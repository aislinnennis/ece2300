==> flow/design.v <==
module lab4dram(CLK, RESET, ADDR, DATA, MW, Q, IOA, IOB, IOC, IOD, IOE, IOF, IOG);
  input        CLK;
  input        RESET;
  input  [7:0] ADDR;   
  input  [7:0] DATA;   
  input        MW;
  output [7:0] Q;
  input  [7:0] IOA;
  input  [7:0] IOB;
  input  [7:0] IOC;
  output [7:0] IOD;
  output [7:0] IOE;
  output [7:0] IOF;
  output [7:0] IOG;
  reg    [7:0] Q;
  reg    [7:0] IOreg [3:6]; 
  reg    [7:0] mem   [0:247];
  reg    [7:0] Q_IO;
  reg    [7:0] Q_mem;
  reg    [7:0] ADDR_IO;
  reg          MW_IO;
  reg          MW_mem;
  integer i;
  always @(*) begin
    Q_mem <= mem[ADDR];
  end
  always @(posedge CLK) begin
    if(RESET) begin
      mem[0]  <= 8'b0000_0000;   
      mem[1]  <= 8'b0000_0000;
      mem[2]  <= 8'b0000_1000;   
      mem[3]  <= 8'b0000_0000;
      mem[4]  <= 8'b0001_0111;   
      mem[5]  <= 8'b0000_0000;
      mem[6]  <= 8'b0010_0110;   
      mem[7]  <= 8'b0000_0000;
      mem[8]  <= 8'b0011_0101;   
      mem[9]  <= 8'b0000_0000;
      mem[10] <= 8'b0100_0100;   
      mem[11] <= 8'b0000_0000;
      mem[12] <= 8'b0101_0011;   
      mem[13] <= 8'b0000_0000;
      mem[14] <= 8'b0110_0010;   
      mem[15] <= 8'b0000_0000;
      mem[16] <= 8'b0111_0001;   
      mem[17] <= 8'b0000_0000;
      mem[18] <= 8'b1000_0000;   
      mem[19] <= 8'b0000_0000;
      mem[20] <= 8'b1000_1001;   
      mem[21] <= 8'b0000_0000;
      mem[22] <= 8'b1001_1000;   
      mem[23] <= 8'b0000_0000;
      mem[24] <= 8'b0000_0111;   
      mem[25] <= 8'b0000_0001;
      mem[26] <= 8'b0001_0110;   
      mem[27] <= 8'b0000_0001;
      mem[28] <= 8'b0010_0101;   
      mem[29] <= 8'b0000_0001;
      mem[30] <= 8'b0011_0011;   
      mem[31] <= 8'b0000_0001;
      mem[32] <= 8'b0100_0010;   
      mem[33] <= 8'b0000_0001;
      mem[34] <= 8'b0101_0001;   
      mem[35] <= 8'b0000_0001;
      mem[36] <= 8'b0110_0000;   
      mem[37] <= 8'b0000_0001;
      mem[38] <= 8'b0110_1001;   
      mem[39] <= 8'b0000_0001;
      mem[40] <= 8'b0111_1000;   
      mem[41] <= 8'b0000_0001;
      mem[42] <= 8'b1000_0111;   
      mem[43] <= 8'b0000_0001;
      mem[44] <= 8'b1001_0110;   
      mem[45] <= 8'b0000_0001;
      mem[46] <= 8'b0000_0101;   
      mem[47] <= 8'b0000_0010;
      mem[48] <= 8'b0001_0100;   
      mem[49] <= 8'b0000_0010;
      mem[50] <= 8'b0010_0011;   
      mem[51] <= 8'b0000_0010;
      mem[52] <= 8'b0011_0010;   
      mem[53] <= 8'b0000_0010;
      mem[54] <= 8'b0100_0001;   
      mem[55] <= 8'b0000_0010;
      mem[56] <= 8'b0101_0000;   
      mem[57] <= 8'b0000_0010;
      mem[58] <= 8'b0101_1001;   
      mem[59] <= 8'b0000_0010;
		for (i = 0; i < 249; i = i + 1) begin
			mem[i] <= 8'd0;
		end
		IOreg[3] <= 8'b0000_0000;
		IOreg[4] <= 8'b0000_0000;
		IOreg[5] <= 8'b0000_0000;
		IOreg[6] <= 8'b0000_0000;
    end
    else if(MW_IO == 1'b1) begin
      IOreg[ADDR_IO] <= DATA;
    end
    else if(MW_mem == 1'b1) begin
      mem[ADDR] <= DATA;
    end
  end
  assign IOD = IOreg[3];
  assign IOE = IOreg[4];
  assign IOF = IOreg[5];
  assign IOG = IOreg[6];
  always @(*) begin
    MW_mem  = 0;
    MW_IO   = 0;
    ADDR_IO = 0;
    Q       = 8'd0;
    case(ADDR)
      8'd249: begin
        ADDR_IO = 0;
        Q = IOA;
      end
      8'd250: begin
        ADDR_IO = 1;
        Q = IOB;
      end
      8'd251: begin
        ADDR_IO = 2;
        Q = IOC;
      end
      8'd252: begin
        ADDR_IO = 3;
        MW_IO = MW;
      end
      8'd253: begin
        ADDR_IO = 4;
        MW_IO = MW;
      end
      8'd254: begin
        ADDR_IO = 5;
        MW_IO = MW;
      end
      8'd255: begin
        ADDR_IO = 6;
        MW_IO = MW;
      end
      default: begin  
        if(MW) begin
          MW_mem = 1;
        end
        else begin
          Q = Q_mem;
        end
      end
    endcase
  end
endmodule
-- Reports on lab4dram
Tool output for the design above, in the order of the flow.
Line numbers count from 1 in the design file above.
Library cell names are shortened.
Not given: -
- top module: lab4dram
- clock port: CLK
- standard-cell library: sky130hd
- timing corner: tt_025C_1v80

-- Word level
Counts by Yosys on the flattened word-level netlist (proc, flatten, opt, wreduce; memories kept). Register bits leave out memories and registers merged into their read ports (data or address); mux counts leave out enables and synchronous resets folded into registers. Print and check cells are left out.
Memory sizes are those after Yosys's memory passes, which may raise the word count (mostly to a power of two), join words into wider ones and drop unused or constant bits.
- noted register bits: 0
- memories kept: 2
- word-level cells: 153
- output and inout port bits: 40
- noted memory bits (writable): 2112
- input bits at 43
- bitwise gates (word level) at 60
- eq/ne operators: 7
- muxes and demuxes: 82
- reduce/logical cells: 2
- memories (name ; depth ; width ; RTL line ; source):
    mem ; 256 ; 8 ; 17 ; reg    [7:0] mem   [0:247];
    IOreg ; 8 ; 8 ; 16 ; reg    [7:0] IOreg [3:6];
- operators with widths (kind ; number):
    2-to-1 mux 8 bit ; 69
    bitwise OR 1 bit ; 60
    == test 8 bit with constant B ; 7
    case mux 8 bit (select 4 bit) ; 1
    case mux 3 bit (select 6 bit) ; 1
    2-to-1 mux 1 bit ; 9
    OR reduction 7 bit ; 1
    2-to-1 mux 3 bit ; 2
    OR reduction 4 bit ; 1

-- Logic depth
Longest topological path by Yosys (ltp), each cell counted once; first at word level (registers and memories cut), then after technology mapping (sequential cells cut; the memories' decode and read muxes count).
- depth after elaboration: 6
- noted ABC_AREA: 0
- gate-level depth with buffers: 11
- depth with buffers taken out at 7

-- Netlist
The flow's flattened synthesis, as Yosys stat reports it; memories are mapped. The netlist is that of the ABC_AREA named above (0 if unset); the other value can give another one.
- cell types (cell type ; number):
    edfxtp_1 ; 2080
    and2_1 ; 2035
    mux4_2 ; 326
    mux2i_1 ; 388
    or2_2 ; 256
    clkbuf_1 ; 333
    nor2_1 ; 276
    a22oi_1 ; 120
    o22ai_1 ; 94
    buf_2 ; 108
    a221oi_1 ; 40
    nand2_1 ; 83
    nand4_1 ; 44
    buf_4 ; 33
    a32oi_1 ; 26
    nand3_1 ; 34
    nor4_1 ; 23
    a221o_1 ; 14
Other cell types: 37; their cells: 222.
- sequential part of the area at 62459.9 um^2
- cells in the netlist at 6535
- flip-flop cells at 2080
- noted buffers: 500
- noted synthesis area: 95733.1 um^2

-- Worst setup path after synthesis
Source: OpenSTA report_checks on the synthesized netlist (no wires, ideal clock, input and output delay 20% of the period each), path of least setup slack; recovery checks are left aside. Register names are those of the netlist, which keeps one name where synthesis merged equal registers.
- kind: input -> output
- start point: input ADDR[1]
- end point: output Q[1]
- noted delay of the path: 1997 ps
- data required time: 3608 ps
- time at the first pin: 902 ps
- stages at 9
- setup slack at 709 ps
- noted clock period: 4510 ps
- noted path buffers: 3
- arrival at 2899 ps
- noted input delay: 902 ps
- period reached after synthesis: 3801 ps
"delay of the path" is the arrival time less input delay plus setup time.
A path that ends at an output port has no setup time.
"stages": output pins that drive a net of the path, with the launching flip-flop's if there is one; two outputs of one cell count as two.
"period reached after synthesis" is the clock period less the worst setup slack; recovery checks do not enter. This is arithmetic on one report: input and output delays are still those of the set period (20% each).
The rows between start and end are the longest chain of elaborated cells between them; the timing report does not say that the signal goes this way. Where chains are equally long, one stands for them.
Each line given opens the expression or statement behind the cell; cells for indexed reads and writes are added by Yosys, which also makes memories of some case tables.
The chain passes a memory read, where the word-level depth is cut; so it can be longer than that depth.
- path through: buf_4 > buf_2 > buf_1 > mux4_2 > a22oi_1 > nand4_1 > or3_1 > o31ai_1 > o211ai_1
- length of the longest elaborated chain: 3
- elaborated cells between the ends (all ways) at 11
- RTL lines with such cells: 3
- RTL lines, path after synthesis (what ; RTL line ; source):
    start, declared ; 4 ; input  [7:0] ADDR;
    memory read (256 x 8 bit) ; 17 ; reg    [7:0] mem   [0:247];
    2-to-1 mux 8 bit ; 143 ; if(MW) begin
    case mux 8 bit (select 4 bit) ; 113 ; case(ADDR)
    end, declared ; 7 ; output [7:0] Q;

-- Timing after layout
Path of least setup slack in the final report of record 1 (OpenROAD, finished layout, wires in). Where an end is a register, its clock arrival counts in the times.
The report prints the path's times to 10 ps; the period is as set.
- kind: input -> output
- start point: input ADDR[1]
- end point: output Q[2]
- stages at 10
- noted clock period: 4350 ps
- noted path buffers: 5
- arrival at 3740 ps
- setup slack at -260 ps
- noted input delay: 870 ps
- data required time: 3480 ps
- time at the first pin: 870 ps
The rows between start and end are the longest chain of elaborated cells between them; the timing report does not say that the signal goes this way. Where chains are equally long, one stands for them.
The chain passes a memory read, where the word-level depth is cut; so it can be longer than that depth.
- path through: buf_16 > buf_16 > buf_16 > bufbuf_16 > mux4_2 > a22oi_2 > nand4_1 > nor3_1 > o211ai_1 > buf_2
- length of the longest elaborated chain: 3
- elaborated cells between the ends (all ways) at 11
- RTL lines with such cells: 3
- RTL lines, path after layout (what ; RTL line ; source):
    start, declared ; 4 ; input  [7:0] ADDR;
    memory read (256 x 8 bit) ; 17 ; reg    [7:0] mem   [0:247];
    2-to-1 mux 8 bit ; 143 ; if(MW) begin
    case mux 8 bit (select 4 bit) ; 113 ; case(ADDR)
    end, declared ; 7 ; output [7:0] Q;

Subject: flow runs of lab4dram

Hi,

Flow measurements of lab4dram on sky130hd: 2 stored runs with different settings, listed in no order. Input and output delays are each 20% of the period that was set; the output load is 0.01 pF.
"period achieved" is the run's clock period less its worst setup slack. It is reckoned from that one timing run; input and output delays stay at 20% of the period that was set.
"worst path time" = time allowed to the worst setup path (clock period - input delay - output delay, where it has them) - its slack; a late launch clock adds to it, a late capture clock takes from it.
By "total power of the final layout" is meant OpenSTA's value without simulated activity: inputs other than the clock are taken to toggle once in ten clock periods, and the tool carries that through the logic.
"worst path time" is known to 10 ps.

Record 1
Settings were period_ns = 4.35; CORE_UTILIZATION = 29; PLACE_DENSITY_LB_ADDON = 0.26; HOLD_SLACK_MARGIN = -0.06; TNS_END_PERCENT = 50; CTS_CLUSTER_SIZE = 10; SLEW_MARGIN = 40; CAP_MARGIN = 20; CORE_MARGIN = 2
- total power of the final layout at 44797 uW
- noted the worst hold slack: 502 ps
- worst setup slack after layout at -264 ps
- standard-cell area after layout at 115185.0 um^2
- die footprint at 334726.0 um^2
- noted the cell area after synthesis: 95733.1 um^2
- noted the final setup TNS: -1468 ps
- noted the worst path time: 2870 ps
- worst setup path type: input -> output
- period achieved: 4614 ps

Record 2
Settings were period_ns = 5.11; CORE_UTILIZATION = 17; PLACE_DENSITY_LB_ADDON = 0.16; CORE_ASPECT_RATIO = 1.6; GPL_ROUTABILITY_DRIVEN = 0; CAP_MARGIN = 20; MIN_ROUTING_LAYER = met1; MAX_ROUTING_LAYER = met5; CORE_MARGIN = 2; SLEW_MARGIN = 20
- total power of the final layout at 39340 uW
- noted the worst hold slack: 620 ps
- worst setup slack after layout at -52 ps
- standard-cell area after layout at 119616.0 um^2
- die footprint at 569320.0 um^2
- noted the cell area after synthesis: 95733.1 um^2
- noted the final setup TNS: -136 ps
- noted the worst path time: 3120 ps
- worst setup path type: input -> output
- period achieved: 5162 ps

Regards
