==> flow/design.v <==
module lab4iram1A(CLK, RESET, ADDR, Q);
  input         CLK;
  input         RESET;
  input  [7:0]  ADDR;
  output [15:0] Q;
  reg    [15:0] mem[0:127];  
  wire   [6:0]  saddr;
  integer       i;
  assign saddr = ADDR[7:1];
  assign Q = mem[saddr];
  always @(posedge CLK) begin
    if(RESET) begin
      mem[0]   <= 16'b 1111000000000001;    
      mem[1]   <= 16'b 0101000101111111;    
      mem[2]   <= 16'b 0010101001111010;    
      mem[3]   <= 16'b 0010101010111011;    
      mem[4]   <= 16'b 1111000001011001;    
      mem[5]   <= 16'b 0101011011111111;    
      mem[6]   <= 16'b 1111000010100001;    
      mem[7]   <= 16'b 0101100100111111;    
      mem[8]   <= 16'b 0000000000000000;    
      mem[9]   <= 16'b 1111001100101101;    
      mem[10]  <= 16'b 1111011010110101;    
      mem[11]  <= 16'b 1111101110111110;    
      mem[12]  <= 16'b 0101000101000100;    
      mem[13]  <= 16'b 0100101111111000;    
      mem[14]  <= 16'b 0110111101000001;    
      mem[15]  <= 16'b 1111000101110000;    
      mem[16]  <= 16'b 1111111000111011;    
      mem[17]  <= 16'b 0110111101000001;    
      mem[18]  <= 16'b 1111110101110000;    
      mem[19]  <= 16'b 1111111000111011;    
      mem[20]  <= 16'b 0110111101000001;    
      mem[21]  <= 16'b 1111110101110000;    
      mem[22]  <= 16'b 1111111000111011;    
      mem[23]  <= 16'b 0110111101000001;    
      mem[24]  <= 16'b 1111110101110000;    
      mem[25]  <= 16'b 1111111000111011;    
      mem[26]  <= 16'b 0110111101000001;    
      mem[27]  <= 16'b 1111110101110000;    
      mem[28]  <= 16'b 1111111000111011;    
      mem[29]  <= 16'b 0110111101000001;    
      mem[30]  <= 16'b 1111110101110000;    
      mem[31]  <= 16'b 1111111000111011;    
      mem[32]  <= 16'b 0110111101000001;    
      mem[33]  <= 16'b 1111110101110000;    
      mem[34]  <= 16'b 1111111000111011;    
      mem[35]  <= 16'b 0110111101000001;    
      mem[36]  <= 16'b 1111110101110000;    
      mem[37]  <= 16'b 0100000110111111;    
      mem[38]  <= 16'b 0101000101111000;    
      mem[39]  <= 16'b 0101000001001000;    
      mem[40]  <= 16'b 1111001110100001;    
      mem[41]  <= 16'b 0100101100000110;    
      for(i = 42; i < 128; i = i + 1) begin
        mem[i] <= 16'b0000000000000000;
      end
    end
  end
endmodule
# Step by step through the tools: lab4iram1A
# What the tools print for lab4iram1A, step after step.
# Line numbers count from 1 in the design file above.
# Library cell names are shortened.
# Not given: n/a
dict set report design {
  top_module {lab4iram1A}
  clk_port {CLK}
  library {sky130hd}
  pvt_corner {tt_025C_1v80}
}

# Elaborated design
# Counts by Yosys on the flattened word-level netlist (proc, flatten, opt, wreduce). Print and check cells are left out. Cells with the same type and inputs are merged into one.
dict set report classes {
  n_mux 1
  reduce_and_logical 5
  eq_ne 127
}
# operator n
set op_table {}
lappend op_table {{7-bit equality test (second input constant)} 64}
lappend op_table {{16-bit case mux with 23-bit select} 1}
lappend op_table {{7-bit by 6-bit equality test with 1-bit output (second input constant)} 32}
lappend op_table {{7-bit by 5-bit equality test with 1-bit output (second input constant)} 16}
lappend op_table {{87-bit OR reduction} 1}
lappend op_table {{7-bit by 4-bit equality test with 1-bit output (second input constant)} 8}
lappend op_table {{7-bit by 3-bit equality test with 1-bit output (second input constant)} 4}
lappend op_table {{7-bit by 2-bit equality test with 1-bit output (second input constant)} 2}
lappend op_table {{7-bit OR reduction} 2}
lappend op_table {{8-bit OR reduction} 1}
lappend op_table {{7-bit by 1-bit equality test with 1-bit output (second input constant)} 1}
lappend op_table {{7-bit logical NOT} 1}
dict set report bits {
  register_bits 0
  word_cells 133
  out_inout_bits 16
}

# Logic depth
# Depth = most cells in a row (Yosys ltp): at word level without a register or memory, in the mapped netlist without a sequential cell, where the memories' decode and read muxes count.
dict set report depth {
  depth_word 3
  ABC_AREA 0
  depth_mapped 8
}

# Synthesis result
# Yosys stat after the flow's synthesis: flattened, memories mapped to cells. It holds for the ABC_AREA given above (unset counts as 0); a run with the other value may have another netlist.
# cell n area_total_um2
set by_type {}
lappend by_type {o21ai_0 19 95.091}
lappend by_type {nor2_1 19 71.318}
lappend by_type {nand2_1 17 63.811}
lappend by_type {nand2b_1 9 56.304}
lappend by_type {buf_2 11 55.053}
lappend by_type {a21oi_1 10 50.048}
lappend by_type {nor2b_1 7 43.792}
lappend by_type {a22oi_1 5 37.536}
lappend by_type {a211o_1 3 26.275}
lappend by_type {clkbuf_1 7 26.275}
lappend by_type {xnor2_1 3 26.275}
lappend by_type {nand3_1 5 25.024}
lappend by_type {nor3_1 5 25.024}
lappend by_type {a21o_1 3 22.522}
lappend by_type {nor3b_1 3 22.522}
lappend by_type {a32o_1 2 20.019}
lappend by_type {o22ai_1 3 18.768}
lappend by_type {a221oi_1 2 17.517}
# Not listed: further types 38, cells in them 48.
dict set report synth_totals {
  yosys_area_um2 1084.8
  mapped_cells 181
  buffers 21
  seqArea_um2 0.0
  flip_flops 0
}

# Path before layout
# OpenSTA on the mapped netlist: ideal clock, no wires. The path of least setup slack (recovery checks aside). Input and output delay are each 20% of the period. Register names are those of the netlist, which keeps one name where synthesis merged equal registers.
dict set report synth_path {
  path_kind {input to output}
  startpoint {input port ADDR[1]}
  endpoint {output port Q[9]}
  in_delay_ns 0.594
  delay_ns 1.545
  t_arrival_ns 2.139
  setup_slack_ns 0.237
  path_stages 6
  t_required_ns 2.376
  t_first_pin_ns 0.594
  out_delay_ns 0.594
  path_buffers 1
  tclk_ns 2.97
  synth_period_reached_ns 2.733
}
# "delay_ns" is the arrival time less input delay plus setup time.
# At an output port there is no setup time.
# "path_stages": output pins that drive a net of the path, with the launching flip-flop's if there is one; two outputs of one cell count as two.
# "synth_period_reached_ns" = period - worst setup slack (recovery checks aside). The figure is calculated, with input and output delays left at 20% of the set period.
# Between the ends stands the longest chain of elaborated cells between them, by number of cells; it is not shown to be the way that was timed. Of several equally long chains one is given.
# A line is the first line of the expression or statement that the cell stems from. Yosys adds cells for indexed reads and writes and turns some case tables into memories.
dict set report synth_via {
  cell_sequence {buf_2 nor2b_1 a221oi_2 o32ai_2 a41o_1 or4b_1}
  elab_chain_len 3
  cone_cells 133
  cone_lines 1
  classes_between {127 x eq/ne; 1 x mux; 5 x reduce/logical}
}
# item line_no
set synth_lines {}
lappend synth_lines {{from (decl)} 4} ;# input  [7:0]  ADDR;
lappend synth_lines {{7-bit equality test} 10} ;# assign Q = mem[saddr];
lappend synth_lines {{87-bit OR reduction} n/a}
lappend synth_lines {{16-bit case mux with 23-bit select} 10}
lappend synth_lines {{to (decl)} 5} ;# output [15:0] Q;

# Timing after layout
# Path of least setup slack in the final report of entry B (OpenROAD, finished layout, wires in). Where an end is a register, its clock arrival counts in the times.
dict set report layout_path {
  path_kind {input to output}
  startpoint {input port ADDR[2]}
  endpoint {output port Q[9]}
  tclk_ns 2.45
  path_stages 8
  t_required_ns 1.96
  t_arrival_ns 2.20
  path_buffers 4
  setup_slack_ns -0.24
  t_first_pin_ns 0.49
  in_delay_ns 0.49
  out_delay_ns 0.49
}
# Between the ends stands the longest chain of elaborated cells between them, by number of cells; it is not shown to be the way that was timed. Of several equally long chains one is given.
dict set report layout_via {
  cell_sequence {buf_8 buf_12 buf_4 nor2_2 a22oi_1 a32o_2 or4b_4 buf_6}
  elab_chain_len 3
  cone_cells 133
  cone_lines 1
  classes_between {127 x eq/ne; 1 x mux; 5 x reduce/logical}
}
# item line_no
set layout_lines {}
lappend layout_lines {{from (decl)} 4} ;# input  [7:0]  ADDR;
lappend layout_lines {{7-bit equality test} 10} ;# assign Q = mem[saddr];
lappend layout_lines {{87-bit OR reduction} n/a}
lappend layout_lines {{16-bit case mux with 23-bit select} 10}
lappend layout_lines {{to (decl)} 5} ;# output [15:0] Q;

Hand-over note for lab4iram1A

Measured results for lab4iram1A: 2 stored runs of the Yosys and OpenROAD flow on sky130hd. The settings differ; the order carries no meaning. The constraints put input and output delay at 20% of the set period each and load the outputs with 0.01 pF.
"clock_period_reached_ns": clock period set for the run, less the worst setup slack. It is reckoned from that one timing run; input and output delays stay at 20% of the period that was set.
"critical_path_time_ns" means the part of the period allowed to the worst setup path (the constraints hold back 20% at inputs and 20% at outputs) less its slack; where the path has registers, the arrival times of their clocks count too.
By "final_power_mw" is meant OpenSTA's value without simulated activity: inputs other than the clock are taken to toggle once in ten clock periods, and the tool carries that through the logic.

# entry A
==> flow/run.sh <==
#!/bin/bash
# the make line also repeats the synthesis and layout settings of config.mk as NAME=value (left out here)
make -C /OpenROAD-flow-scripts/flow DESIGN_CONFIG=/design/flow/config.mk WORK_HOME=/design/flow/orfs CLKGATE_MAP_FILE= finish
==> flow/config.mk <==
export PLATFORM = sky130hd
export DESIGN_NAME = lab4iram1A
export DESIGN_NICKNAME = lab4iram1A
export VERILOG_FILES = /design/flow/design.v
export SDC_FILE = /design/flow/constraint.sdc
export NUM_CORES = 4
export LEC_CHECK = 0
export ABC_AREA = 0
export CAP_MARGIN = 20
export CELL_PAD_IN_SITES_GLOBAL_PLACEMENT = 3
export CORE_ASPECT_RATIO = 0.54
export CORE_MARGIN = 7
export CORE_UTILIZATION = 55
export CTS_CLUSTER_SIZE = 75
export MIN_ROUTING_LAYER = met1
export PLACE_DENSITY_LB_ADDON = 0.03
export SETUP_SLACK_MARGIN = 0.15
export SLEW_MARGIN = 20
==> flow/constraint.sdc <==
create_clock -name core_clock -period 1.65 [get_ports {CLK}]
set_input_delay 0.3300 -clock core_clock [delete_from_list [all_inputs] [get_ports {CLK}]]
set_output_delay 0.3300 -clock core_clock [all_outputs]
set_load 0.01 [all_outputs]

==> entry A: results <==
outcome="no results, placement failed with FLW-0024"

# entry B
==> flow/run.sh <==
#!/bin/bash
# the make line also repeats the synthesis and layout settings of config.mk as NAME=value (left out here)
make -C /OpenROAD-flow-scripts/flow DESIGN_CONFIG=/design/flow/config.mk WORK_HOME=/design/flow/orfs CLKGATE_MAP_FILE= finish
==> flow/config.mk <==
export PLATFORM = sky130hd
export DESIGN_NAME = lab4iram1A
export DESIGN_NICKNAME = lab4iram1A
export VERILOG_FILES = /design/flow/design.v
export SDC_FILE = /design/flow/constraint.sdc
export NUM_CORES = 4
export LEC_CHECK = 0
export CAP_MARGIN = 20
export CORE_MARGIN = 2
export CORE_UTILIZATION = 40
export SLEW_MARGIN = 20
==> flow/constraint.sdc <==
create_clock -name core_clock -period 2.45 [get_ports {CLK}]
set_input_delay 0.4900 -clock core_clock [delete_from_list [all_inputs] [get_ports {CLK}]]
set_output_delay 0.4900 -clock core_clock [all_outputs]
set_load 0.01 [all_outputs]

==> entry B: results <==
cell_area_final_um2=2225.9
clock_period_reached_ns=2.686
critical_path_time_ns=1.71
critical_path_type="input to output"
ys_area_um2=1084.8
final_die_area_um2=3144.4
timing.setup.ws_ns=-0.236
timing.hold.ws_ns=1.588
final_power_mw=0.4791
finalUtil_pct=88.2
final_setup_tns_ns=-1.928

End of note.
